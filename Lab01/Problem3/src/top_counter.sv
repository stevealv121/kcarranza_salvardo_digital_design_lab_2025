==> flow/design.v <==
module binary_to_decimal (
    input  logic [5:0] bin,
    output logic [3:0] tens,
    output logic [3:0] units
);
    always_comb begin
        tens  = bin / 10;
        units = bin % 10;
    end
endmodule
module seven_segment_decoder (
    input  logic [3:0] digit,
    output logic [6:0] segments   
);
    always_comb begin
        case (digit)
            4'h0: segments = 7'b1000000;  
            4'h1: segments = 7'b1111001;  
            4'h2: segments = 7'b0100100;  
            4'h3: segments = 7'b0110000;  
            4'h4: segments = 7'b0011001;  
            4'h5: segments = 7'b0010010;  
            4'h6: segments = 7'b0000010;  
            4'h7: segments = 7'b1111000;  
            4'h8: segments = 7'b0000000;  
            4'h9: segments = 7'b0010000;  
            default: segments = 7'b1111111;  
        endcase
    end
endmodule
module top_counter(
    input  logic clk,
    input  logic rst_n,       
    input  logic start_btn,   
    input  logic up_btn,      
    input  logic down_btn,    
    input  logic mode_switch,
    output logic [6:0] seg_units,
    output logic [6:0] seg_tens
);
    logic [5:0] count;
    logic [3:0] tens, units;
    logic start_prev, up_prev, down_prev;
    always_ff @(posedge clk) begin
        if (~rst_n) begin
            count <= 0;
            start_prev <= 1'b1;
            up_prev <= 1'b1; 
            down_prev <= 1'b1;
        end else begin
            start_prev <= start_btn;
            up_prev <= up_btn;
            down_prev <= down_btn;
            if (up_prev && ~up_btn) begin           
                if (count < 63)
                    count <= count + (mode_switch ? 10 : 1);
            end else if (down_prev && ~down_btn) begin   
                if (count >= (mode_switch ? 10 : 1))
                    count <= count - (mode_switch ? 10 : 1);
            end
        end
    end
    binary_to_decimal bcd(.bin(count), .tens(tens), .units(units));
    seven_segment_decoder dec_units(.digit(units), .segments(seg_units));
    seven_segment_decoder dec_tens(.digit(tens), .segments(seg_tens));
endmodule
From RTL to reports: top_counter

Tool output for the design above, in the order of the flow.
Line numbers count from 1 in the design file above.
Not given: --

Top: top_counter
Clock: clk
Library: sky130hd
Library corner: tt_025C_1v80

Word level

Source: Yosys, flattened and elaborated, memories not mapped. Widths are those after wreduce. Registers that Yosys merges into a memory's read port (data or address) are not register bits. Print and check cells do not count. Equal cells are merged and count once.
Yosys's memory passes give these memory sizes; they may raise the number of words (mostly to a power of two), join words into wider ones and drop unused or constant bits.

Register bits after elaboration: 8
Latch bits: 0
Bits in writable memories: 0
ROM bits: 224
Word width x clocked read ports: 0
Memory cells: 2
Bits of input ports: 6
Output and inout port bits: 14
Cells after elaboration: 24

$add $sub $neg: 2
Multipliers: 0
Divide/modulo/power cells: 2
Order comparisons: 2
Equality and inequality tests: 1
Shifts and indexed selects: 0
Multiplexer cells: 5
Bitwise logic cells: 2
Reductions and logical operators: 5

Memories:

| name            | depth | bits a word | read ports | wr ports | line | text |
| (no name shown) | 16    | 7           | 1          | 0        | 16   | `case (digit)` |
| (no name shown) | 16    | 7           | 1          | 0        | 16   |  |

Operators by type and width:

| kind                                            | number |
| divider 6 x 4 -> 32 bit (second input constant) | 1 |
| modulo 6 x 4 -> 32 bit (second input constant)  | 1 |
| >= comparator 6 x 32 -> 1 bit                   | 1 |
| 2-to-1 mux 6 bit                                | 4 |
| subtractor 6 x 4 -> 6 bit                       | 1 |
| adder 6 bit                                     | 1 |
| < comparator 6 bit (second input constant)      | 1 |
| nonzero test 2 bit                              | 2 |
| 2-to-1 mux 4 bit                                | 1 |
| AND reduction 3 bit                             | 1 |
| logical AND 1 bit                               | 2 |
| NOT 1 bit                                       | 2 |
| != test 2 x 1 -> 1 bit (second input constant)  | 1 |

Longest topological paths

Longest topological path by Yosys (ltp), each cell counted once; first at word level (registers and memories cut), then after technology mapping (sequential cells cut; the memories' decode and read muxes count).

Depth in word-level cells: 5
ABC_AREA: 0
Gate-level depth with buffers: 12
Gate-level depth less buffers: 12

Netlist

Yosys stat after the flow's synthesis: flattened, memories mapped to cells. It holds for the ABC_AREA given above (unset counts as 0); a run with the other value may have another netlist.
Totals and module areas in this step are rounded.

Cell types:

| type                       | number | total area (sq um) |
| sky130_fd_sc_hd__ha_1      | 21     | 262.752 |
| sky130_fd_sc_hd__dfxtp_1   | 8      | 160.154 |
| sky130_fd_sc_hd__mux2i_1   | 7      | 70.067 |
| sky130_fd_sc_hd__nand2_1   | 16     | 60.058 |
| sky130_fd_sc_hd__inv_1     | 14     | 52.55 |
| sky130_fd_sc_hd__nand2b_1  | 8      | 50.048 |
| sky130_fd_sc_hd__nor2b_1   | 8      | 50.048 |
| sky130_fd_sc_hd__xnor2_1   | 5      | 43.792 |
| sky130_fd_sc_hd__a21o_1    | 4      | 30.029 |
| sky130_fd_sc_hd__a21oi_1   | 6      | 30.029 |
| sky130_fd_sc_hd__nor2_1    | 8      | 30.029 |
| sky130_fd_sc_hd__o21ai_0   | 6      | 30.029 |
| sky130_fd_sc_hd__a2111oi_4 | 1      | 27.526 |
| sky130_fd_sc_hd__o41ai_4   | 1      | 27.526 |
| sky130_fd_sc_hd__buf_2     | 5      | 25.024 |
| sky130_fd_sc_hd__mux2i_4   | 1      | 22.522 |
| sky130_fd_sc_hd__o21a_1    | 3      | 22.522 |
| sky130_fd_sc_hd__fa_1      | 1      | 20.019 |

Not listed: further types 31, cells in them 33.

Cells in the netlist: 156
Synthesis area: 0.0013 sq mm
Sequential area: 0.00016 sq mm
Flip-flops: 8
Buffers: 7

By module: a second synthesis without flattening, with its own total; a netlist apart from the flattened one above.

Cells (unflattened synthesis): 183
Area (unflattened synthesis): 0.0014 sq mm

Rows give one instance, submodules left out.

Modules:

| module                | instances | cells | area (sq mm) | seq. area (sq mm) |
| top_counter           | 1         | 69    | 0.00064      | 0.00016 |
| seven_segment_decoder | 2         | 33    | 0.00021      | 0 |
| binary_to_decimal     | 1         | 48    | 0.00036      | 0 |

Worst setup path after synthesis

OpenSTA on the mapped netlist: ideal clock, no wires. The path of least setup slack (recovery checks aside). Input and output delay are each 20% of the period. Register names are those of the netlist, which keeps one name where synthesis merged equal registers.

Path type: register to output
Start: register count[3]
End: output port seg_units[5]
Clock period: 4030 ps
External output delay: 806 ps
Time at the first pin: 0 ps
Arrival time: 2541 ps
Data required time: 3224 ps
Slack: 683 ps
Delay of the path: 2541 ps
Driving pins on the path: 13
Path buffers: 0
Period reached after synthesis: 3347 ps

"delay of the path" = arrival - input delay + setup time.
A path that ends at an output port has no setup time.
"driving pins on the path": output pins that drive a net of the path, with the launching flip-flop's if there is one; two outputs of one cell count as two.
"period reached after synthesis" is the clock period less the worst setup slack; recovery checks do not enter. This is arithmetic on one report: input and output delays are still those of the set period (20% each).
The rows between start and end are the longest chain of elaborated cells between them; the timing report does not say that the signal goes this way. Where chains are equally long, one stands for them.
A line is the first line of the expression or statement that the cell stems from. Yosys adds cells for indexed reads and writes and turns some case tables into memories.
The chain passes a memory read, where the word-level depth is cut; so it can be longer than that depth.
At most two assigning lines are given for a register; there are more.

Path through: sky130_fd_sc_hd__dfxtp_1 > sky130_fd_sc_hd__nor2_1 > sky130_fd_sc_hd__inv_1 > sky130_fd_sc_hd__ha_1 > sky130_fd_sc_hd__nand2b_1 > sky130_fd_sc_hd__o21a_1 > sky130_fd_sc_hd__a221oi_2 > sky130_fd_sc_hd__ha_1 > sky130_fd_sc_hd__inv_1 > sky130_fd_sc_hd__o221ai_1 > sky130_fd_sc_hd__xor2_2 > sky130_fd_sc_hd__a21boi_1 > sky130_fd_sc_hd__a21oi_1
Length of the longest elaborated chain: 2
Elaborated cells on any way between the ends: 2
RTL lines with such cells: 2
Classes of those cells: 1 x div; 1 x memory

RTL lines, path after synthesis:

| item                     | line | text |
| from (decl)              | 41   | `logic [5:0] count;` |
| from (assign)            | 56   | `count <= count + (mode_switch ? 10 : 1);` |
| from (assign)            | 59   | `count <= count - (mode_switch ? 10 : 1);` |
| modulo 6 x 4 -> 32 bit   | 8    | `units = bin % 10;` |
| memory read (16 x 7 bit) | 16   | `case (digit)` |
| to (decl)                | 38   | `output logic [6:0] seg_units,` |

Worst path after layout

From the final timing report of run B: the path of least setup slack in the routed layout; clock arrival at registers is part of the times.
The report prints the path's times to 10 ps; the period is as set.

Path type: register to output
Start: register count[4]
End: output port seg_units[6]
Clock period: 3910 ps
External output delay: 780 ps
Time at the first pin: 250 ps
Arrival time: 2970 ps
Data required time: 3130 ps
Slack: 160 ps
Driving pins on the path: 15
Path buffers: 2

The rows between start and end are the longest chain of elaborated cells between them; the timing report does not say that the signal goes this way. Where chains are equally long, one stands for them.
The chain passes a memory read, where the word-level depth is cut; so it can be longer than that depth.
At most two assigning lines are given for a register; there are more.

Path through: sky130_fd_sc_hd__dfxtp_1 > sky130_fd_sc_hd__nor2_2 > sky130_fd_sc_hd__inv_1 > sky130_fd_sc_hd__ha_4 > sky130_fd_sc_hd__nand2b_4 > sky130_fd_sc_hd__o21a_1 > sky130_fd_sc_hd__a221oi_2 > sky130_fd_sc_hd__ha_2 > sky130_fd_sc_hd__inv_1 > sky130_fd_sc_hd__o221ai_1 > sky130_fd_sc_hd__xor2_2 > sky130_fd_sc_hd__buf_4 > sky130_fd_sc_hd__a21boi_2 > sky130_fd_sc_hd__a21oi_1 > sky130_fd_sc_hd__dlygate4sd2_1
Length of the longest elaborated chain: 2
Elaborated cells on any way between the ends: 2
RTL lines with such cells: 2
Classes of those cells: 1 x div; 1 x memory

RTL lines, path after layout:

| item                     | line | text |
| from (decl)              | 41   | `logic [5:0] count;` |
| from (assign)            | 56   | `count <= count + (mode_switch ? 10 : 1);` |
| from (assign)            | 59   | `count <= count - (mode_switch ? 10 : 1);` |
| modulo 6 x 4 -> 32 bit   | 8    | `units = bin % 10;` |
| memory read (16 x 7 bit) | 16   | `case (digit)` |
| to (decl)                | 38   | `output logic [6:0] seg_units,` |

Data sheet: physical implementation of top_counter

top_counter through Yosys and OpenROAD on sky130hd: 2 stored runs, unordered, with their settings and measured results. The constraints put input and output delay at 20% of the set period each and load the outputs with 0.01 pF.
"achieved clock period" means the clock period less the worst setup slack. The figure is calculated, with input and output delays left at 20% of the set period.
"time on the worst setup path" = time allowed to the worst setup path (clock period - input delay - output delay, where it has them) - its slack; a late launch clock adds to it, a late capture clock takes from it.
"total power of the final layout" rests on the timing tool's default activity at the inputs, not on a simulated workload.
"time on the worst setup path" is known to 10 ps.
The measured numbers are rounded.

## Run A

==> flow/run.sh <==
#!/bin/bash
# the make line also repeats the synthesis and layout settings of config.mk as NAME=value (left out here)
make -C /OpenROAD-flow-scripts/flow DESIGN_CONFIG=/design/flow/config.mk WORK_HOME=/design/flow/orfs CLKGATE_MAP_FILE= finish
==> flow/config.mk <==
export PLATFORM = sky130hd
export DESIGN_NAME = top_counter
export DESIGN_NICKNAME = top_counter
export VERILOG_FILES = /design/flow/design.v
export SDC_FILE = /design/flow/constraint.sdc
export NUM_CORES = 4
export LEC_CHECK = 0
export CAP_MARGIN = 20
export CORE_MARGIN = 2
export CORE_UTILIZATION = 55
export CTS_CLUSTER_SIZE = 20
export GPL_TIMING_DRIVEN = 1
export MAX_ROUTING_LAYER = met4
export PLACE_DENSITY = 0.44
export SLEW_MARGIN = 20
==> flow/constraint.sdc <==
create_clock -name core_clock -period 2.35 [get_ports {clk}]
set_input_delay 0.4700 -clock core_clock [delete_from_list [all_inputs] [get_ports {clk}]]
set_output_delay 0.4700 -clock core_clock [all_outputs]
set_load 0.01 [all_outputs]

Run A: did not finish, routing stopped with DPL-0033

## Run B

==> flow/run.sh <==
#!/bin/bash
# the make line also repeats the synthesis and layout settings of config.mk as NAME=value (left out here)
make -C /OpenROAD-flow-scripts/flow DESIGN_CONFIG=/design/flow/config.mk WORK_HOME=/design/flow/orfs CLKGATE_MAP_FILE= finish
==> flow/config.mk <==
export PLATFORM = sky130hd
export DESIGN_NAME = top_counter
export DESIGN_NICKNAME = top_counter
export VERILOG_FILES = /design/flow/design.v
export SDC_FILE = /design/flow/constraint.sdc
export NUM_CORES = 4
export LEC_CHECK = 0
export CAP_MARGIN = 20
export CORE_MARGIN = 2
export CORE_UTILIZATION = 54
export SLEW_MARGIN = 20
==> flow/constraint.sdc <==
create_clock -name core_clock -period 3.91 [get_ports {clk}]
set_input_delay 0.7820 -clock core_clock [delete_from_list [all_inputs] [get_ports {clk}]]
set_output_delay 0.7820 -clock core_clock [all_outputs]
set_load 0.01 [all_outputs]

| result of run B | value |
|---|---|
| worst hold slack in the final report | 680 ps |
| achieved clock period | 3754 ps |
| utilization of the finished layout | 74% |
| total power of the final layout | 1400 uW |
| standard-cell area after layout | 0.0017 sq mm |
| die area | 0.0029 sq mm |
| netlist area reported by Yosys | 0.0013 sq mm |
| time on the worst setup path | 2970 ps |
| critical path kind | register to output |
| lowest setup slack | 160 ps |
| setup TNS | 0 ps |
